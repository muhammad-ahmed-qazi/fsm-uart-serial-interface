==> flow/design.v <==
module baud_gen (
    input  logic clk,
    input  logic reset,
    output logic tick
);
    parameter BAUD_DIV = 5208;   
    logic [$clog2(BAUD_DIV)-1:0] count;        
    always_ff @(posedge clk or posedge reset) begin
        if (reset) begin
            count <= 0;
            tick  <= 0;
        end else if (count == BAUD_DIV - 1) begin
            count <= 0;
            tick  <= 1;
        end else begin
            count <= count + 1;
            tick  <= 0;
        end
    end
endmodule
module uart_rx (
    input  logic       clk,
    input  logic       reset,
    input  logic       tick,
    input  logic       rx,
    output logic [7:0] data_out,
    output logic       data_ready,
    output logic       busy
);
typedef enum logic [1:0] {
    IDLE,
    RECEIVING,
    CLEANUP
} state_t;
state_t state, next_state;
logic [7:0] shift_reg;   
logic [3:0] bit_count;   
logic [3:0] sample_count;  
always_ff @(posedge clk) begin
    if (reset) begin
        state      <= IDLE;
        next_state <= IDLE;
        data_out   <= 8'b0;
        data_ready <= 0;
        busy       <= 0;
        bit_count    <= 0;
        shift_reg  <= 8'b0;
    end else begin
        state <= next_state;
        if (tick) begin
            case (state)
                IDLE: begin
                    data_ready <= 0;
                    busy       <= 0;
                    if (rx == 0) begin   
                        busy         <= 1;
                        bit_count    <= 0;
                        sample_count <= 0;
                        next_state   <= RECEIVING;
                    end else begin
                        next_state <= IDLE;
                    end
                end
                RECEIVING: begin
                    if (tick) begin
                        sample_count <= sample_count + 1;
                        if (sample_count == 0) begin
                            shift_reg <= {rx, shift_reg[7:1]};   
                            bit_count  <= bit_count + 1;
                            sample_count <= 0;
                            if (bit_count == 7) begin   
                                next_state <= CLEANUP;
                            end else begin
                                next_state <= RECEIVING;
                            end
                        end else begin
                            next_state <= RECEIVING;   
                        end
                    end
                end
                CLEANUP: begin
                    data_out <= shift_reg;
                    data_ready <= 1;
                    next_state <= IDLE;
                end
            endcase
        end
    end
end
endmodule
module uart_top (
    input  logic        clk,       
    input  logic        raw_reset,     
    input  logic        rx,        
    output logic        tx        
);
    logic        tick;
    logic        reset;
    logic [7:0]  data_out;
    logic        data_ready;
    logic        tx_done;
    logic        tx_busy;
    logic        start;
    logic [7:0]  data_in;
    assign data_in = data_out;
    assign reset = ~raw_reset;
    always_ff @(posedge clk or posedge reset) begin
        if (reset)
            start <= 0;
        else if (data_ready && !tx_busy)
            start <= 1;
        else
            start <= 0;
    end
    baud_gen #(.BAUD_DIV(5208)) baud_inst (
        .clk(clk),
        .reset(reset),
        .tick(tick)
    );
    uart_tx tx_inst (
        .clk(clk),
        .reset(reset),
        .tick(tick),
        .start(start),
        .data_in(data_in),
        .tx(tx),
        .done(tx_done),
        .busy(tx_busy)
    );
    uart_rx rx_inst (
        .clk(clk),
        .reset(reset),
        .tick(tick),
        .rx(rx),
        .data_out(data_out),
        .data_ready(data_ready),
        .busy()
    );
endmodule
module uart_tx (
    input  logic       clk,
    input  logic       tick,
    input  logic       start,
    input  logic [7:0] data_in,
    input  logic       reset,
    output logic       tx,
    output logic       busy,
    output logic       done
);
typedef enum logic [1:0] {
	IDLE,
	START,
	SHIFT,
	CLEANUP
} state_t;
state_t state, next_state;
logic [9:0] shift_reg;
logic [3:0] bit_count;
always_ff @(posedge clk) begin
    if (reset) begin
        state      <= IDLE;
		next_state <= IDLE;
        busy       <= 0;
        done       <= 0;
        tx         <= 1;
        shift_reg  <= 10'b0;
        bit_count  <= 0;
    end else begin
        state <= next_state;
        if (tick) begin
            case (state)
                IDLE: begin
                    done <= 0;
                    busy <= 0;
                    tx   <= 1;  
                    if (start) begin
                        shift_reg <= {1'b1, data_in, 1'b0};
                        bit_count <= 0;
                        next_state <= START;
                        busy <= 1;
                    end else begin
                        next_state <= IDLE;
                    end
                end
                START: begin
                    tx <= shift_reg[0];
                    shift_reg <= shift_reg >> 1;
                    bit_count <= bit_count + 1;
                    next_state <= SHIFT;
                end
                SHIFT: begin
                    tx <= shift_reg[0];
                    shift_reg <= shift_reg >> 1;
                    bit_count <= bit_count + 1;
                    if (bit_count == 9)
                        next_state <= CLEANUP;
                    else
                        next_state <= SHIFT;
                end
                CLEANUP: begin
                    done <= 1;
                    busy <= 0;
                    tx   <= 1;
                    next_state <= IDLE;
                end
            endcase
        end
    end
end
endmodule
From RTL to reports: uart_top
The steps from the RTL of uart_top to its reports follow in flow order.
Lines are those of the file above, counted from 1.
Library cell names are shortened.
Not given: --

inputs
  design top = uart_top
  clock = clk
  cell library = sky130hd
  corner = tt_025C_1v80

After elaboration
Yosys after proc, flatten, opt, wreduce and memory -nomap, before mapping. Memory bits, and registers merged into a memory's read port (data or address), are not among the register bits. Print and check cells are not counted.

bit counts
  register bits = 64
  elaborated cells = 74
  bits of input ports = 3
  output and inout bits = 1

operators by class
  equal/unequal tests = 11
  add/subtract/negate cells = 4
  reductions and logical operators = 20
  multiplexer cells = 23

operators by type and width
  operator                                                          count
  4-bit parallel mux with 2-bit select                              3
  10-bit parallel mux with 2-bit select                             1
  4-bit 2-to-1 mux                                                  4
  13-bit by 1-bit adder with 13-bit output with constant B          1
  13-bit equality test with constant B                              1
  13-bit 2-to-1 mux                                                 1
  4-bit by 1-bit adder with 4-bit output with constant B            3
  10-bit 2-to-1 mux                                                 1
  2-bit AND reduction                                               4
  2-bit nonzero test                                                4
  4-bit AND reduction                                               2
  2-bit parallel mux with 4-bit select                              1
  2-bit equality test with constant B                               3
  3-bit AND reduction                                               2
  2-bit parallel mux with 3-bit select                              1
  1-bit parallel mux with 2-bit select                              3
  1-bit 2-to-1 mux                                                  6
  2-bit by 1-bit equality test with 1-bit output with constant B    2
  2-bit inequality test with constant B                             2
  2-bit logical NOT                                                 2
  2-bit OR reduction                                                2
  4-bit by 3-bit equality test with 1-bit output with constant B    1
  4-bit equality test with constant B                               1
  4-bit logical NOT                                                 1
  2-bit 2-to-1 mux                                                  2
  3-bit nonzero test                                                1
  2-bit by 1-bit inequality test with 1-bit output with constant B  1
  1-bit logical AND                                                 1
  1-bit logical NOT                                                 1

Logic depth
Depth = most cells in a row (Yosys ltp): at word level without a register or memory, in the mapped netlist without a sequential cell, where the memories' decode and read muxes count.

depth
  depth in word-level cells = 4
  ABC_AREA = 0
  depth in mapped cells = 8
  depth with buffers taken out = 6

Netlist
The flow's flattened synthesis, as Yosys stat reports it; memories are mapped. The netlist is that of the ABC_AREA named above (0 if unset); the other value can give another one.
Totals and module areas in this step are rounded.

cell types
  cell type  count
  dfxtp_1    45
  dfrtp_1    15
  mux2i_1    19
  ha_1       13
  edfxtp_1   4
  nand2_1    29
  nor2b_1    16
  xor2_1     11
  nand3_1    19
  a21boi_0   12
  o211a_1    8
  nor2_1     20
  and2_1     7
  xnor2_1    5
  inv_1      10
  clkbuf_1   9
  and3_1     5
  nand2b_1   5

Other cell types: 20; their cells: 38.

synthesis totals
  flip-flops = 64
  cell area after synthesis = 2870 µm²
  cells in the netlist = 290

The figures by module come from a second, unflattened synthesis with its own total; it is not the netlist above.

second synthesis, totals
  cell total of the unflattened synthesis = 304
  area total of the unflattened synthesis = 3020 µm²

Rows give one instance, submodules left out.

by module
  module                    cells  area (µm²)  instances
  uart_rx                   139    1330        1
  uart_tx                   103    990         1
  baud_gen (BAUD_DIV=5208)  59     659         1
  uart_top                  3      42.5        1

Timing after synthesis
Path of least setup slack by OpenSTA after synthesis, without wires, with an ideal clock, recovery checks aside; 20% of the period is set as input and as output delay. Where synthesis merged equal registers, the netlist keeps one of their names.

path post-synthesis
  path type = reg-to-reg
  start point = reg rx_inst.sample_count[0]
  end point = reg rx_inst.bit_count[3]
  library setup time = 0.070 ns
  period = 2.58 ns
  arrival time = 1.820 ns
  buffers on the path = 0
  delay of the path = 1.890 ns
  data required time = 2.510 ns
  setup slack = 0.690 ns
  driving pins on the path = 7
  period reached after synthesis = 1.89 ns

"delay of the path" is the arrival time less input delay plus setup time.
"driving pins on the path" counts driving pins, that of a launching flip-flop among them; a cell with two outputs on the path counts twice.
"period reached after synthesis" is the clock period less the worst setup slack; recovery checks do not enter. This is arithmetic on one report: input and output delays are still those of the set period (20% each).
Between the ends stands the longest chain of elaborated cells between them, by number of cells; it is not shown to be the way that was timed. Of several equally long chains one is given.
A line is the first line of the expression or statement that the cell stems from. Yosys adds cells for indexed reads and writes and turns some case tables into memories.
A register here has more assigning lines than the two given.

on the way, post-synthesis
  path through = edfxtp_1 > inv_1 > ha_1 > or3b_4 > a221o_1 > or3_1 > a21oi_1
  length of the longest elaborated chain = 3

ends and longest elaborated chain, post-synthesis
  what                                  line  text
  from (decl)                           38    logic [3:0] sample_count;
  from (assign)                         58    sample_count <= 0;
  from (assign)                         66    sample_count <= sample_count + 1;
  4-bit logical NOT                     67    if (sample_count == 0) begin
  4-bit 2-to-1 mux                      67
  4-bit parallel mux with 2-bit select  51    case (state)
  to (assign)                           46    bit_count    <= 0;
  to (assign)                           69    bit_count  <= bit_count + 1;
  to (decl)                             37    logic [3:0] bit_count;

Worst path after layout
Path of least setup slack in the final report of job 1 (OpenROAD, finished layout, wires in). Where an end is a register, its clock arrival counts in the times.

path post-layout
  path type = reg-to-reg
  start point = reg rx_inst.sample_count[1]
  end point = reg rx_inst.bit_count[2]
  driving pins on the path = 7
  library setup time = 0.06 ns
  buffers on the path = 0
  arrival time = 2.20 ns
  data required time = 2.20 ns
  setup slack = 0.00 ns
  period = 1.93 ns

Between the ends stands the longest chain of elaborated cells between them, by number of cells; it is not shown to be the way that was timed. Of several equally long chains one is given.
A register here has more assigning lines than the two given.

on the way, post-layout
  path through = edfxtp_1 > inv_1 > ha_2 > or3b_4 > a221o_1 > or3_1 > a21oi_2
  length of the longest elaborated chain = 3

ends and longest elaborated chain, post-layout
  what                                  line  text
  from (decl)                           38    logic [3:0] sample_count;
  from (assign)                         58    sample_count <= 0;
  from (assign)                         66    sample_count <= sample_count + 1;
  4-bit logical NOT                     67    if (sample_count == 0) begin
  4-bit 2-to-1 mux                      67
  4-bit parallel mux with 2-bit select  51    case (state)
  to (assign)                           46    bit_count    <= 0;
  to (assign)                           69    bit_count  <= bit_count + 1;
  to (decl)                             37    logic [3:0] bit_count;

Add stored flow runs of uart_top

2 stored runs of uart_top in the flow (synthesis by Yosys, layout by OpenROAD, sky130hd cells), in arbitrary order. Constraints: input delay and output delay 20% of the set period each, output load 0.01 pF.
"achieved clock period": clock period set for the run, less the worst setup slack. It is reckoned from that one timing run; input and output delays stay at 20% of the period that was set.
"worst setup path time" is the time allowed to the run's worst setup path (the clock period less input and output delay, where it has them) less its slack. Clock arrival times count: a late capture clock shortens it, a late launch clock lengthens it.
"power": no workload was simulated; the value follows from the tool's default switching activity.
Results are given in rounded form.

Job 1
==> flow/run.sh <==
#!/bin/bash
# the make line also repeats the synthesis and layout settings of config.mk as NAME=value (left out here)
make -C /OpenROAD-flow-scripts/flow DESIGN_CONFIG=/design/flow/config.mk WORK_HOME=/design/flow/orfs CLKGATE_MAP_FILE= finish
==> flow/config.mk <==
export PLATFORM = sky130hd
export DESIGN_NAME = uart_top
export DESIGN_NICKNAME = uart_top
export VERILOG_FILES = /design/flow/design.v
export SDC_FILE = /design/flow/constraint.sdc
export NUM_CORES = 4
export LEC_CHECK = 0
export CAP_MARGIN = 20
export CELL_PAD_IN_SITES_GLOBAL_PLACEMENT = 0
export CORE_MARGIN = 2
export CORE_UTILIZATION = 42
export HOLD_SLACK_MARGIN = -0.03
export MAX_ROUTING_LAYER = met4
export PLACE_DENSITY = 0.59
export SLEW_MARGIN = 20
==> flow/constraint.sdc <==
create_clock -name core_clock -period 1.93 [get_ports {clk}]
set_input_delay 0.3860 -clock core_clock [delete_from_list [all_inputs] [get_ports {clk}]]
set_output_delay 0.3860 -clock core_clock [all_outputs]
set_load 0.01 [all_outputs]

==> results of job 1 <==
chip area after synthesis (Yosys): 2870 µm²
die area: 7500 µm²
standard-cell area of the final layout: 3290 µm²
worst setup slack after layout: 0.004 ns
total negative slack: 0.000 ns
power: 2720 µW
achieved clock period: 1.926 ns
worst setup path time: 1.93 ns
worst setup path kind: reg-to-reg

Job 2
==> flow/run.sh <==
#!/bin/bash
# the make line also repeats the synthesis and layout settings of config.mk as NAME=value (left out here)
make -C /OpenROAD-flow-scripts/flow DESIGN_CONFIG=/design/flow/config.mk WORK_HOME=/design/flow/orfs CLKGATE_MAP_FILE= finish
==> flow/config.mk <==
export PLATFORM = sky130hd
export DESIGN_NAME = uart_top
export DESIGN_NICKNAME = uart_top
export VERILOG_FILES = /design/flow/design.v
export SDC_FILE = /design/flow/constraint.sdc
export NUM_CORES = 4
export LEC_CHECK = 0
export CAP_MARGIN = 20
export CELL_PAD_IN_SITES_GLOBAL_PLACEMENT = 1
export CORE_ASPECT_RATIO = 0.6
export CORE_MARGIN = 9
export CORE_UTILIZATION = 60
export CTS_CLUSTER_DIAMETER = 195
export GPL_ROUTABILITY_DRIVEN = 1
export HOLD_SLACK_MARGIN = 0.15
export MAX_ROUTING_LAYER = met4
export SETUP_SLACK_MARGIN = 0.36
export SLEW_MARGIN = 15
==> flow/constraint.sdc <==
create_clock -name core_clock -period 1.28 [get_ports {clk}]
set_input_delay 0.2560 -clock core_clock [delete_from_list [all_inputs] [get_ports {clk}]]
set_output_delay 0.2560 -clock core_clock [all_outputs]
set_load 0.01 [all_outputs]

==> results of job 2 <==
did not finish, routing stopped with DPL-0038
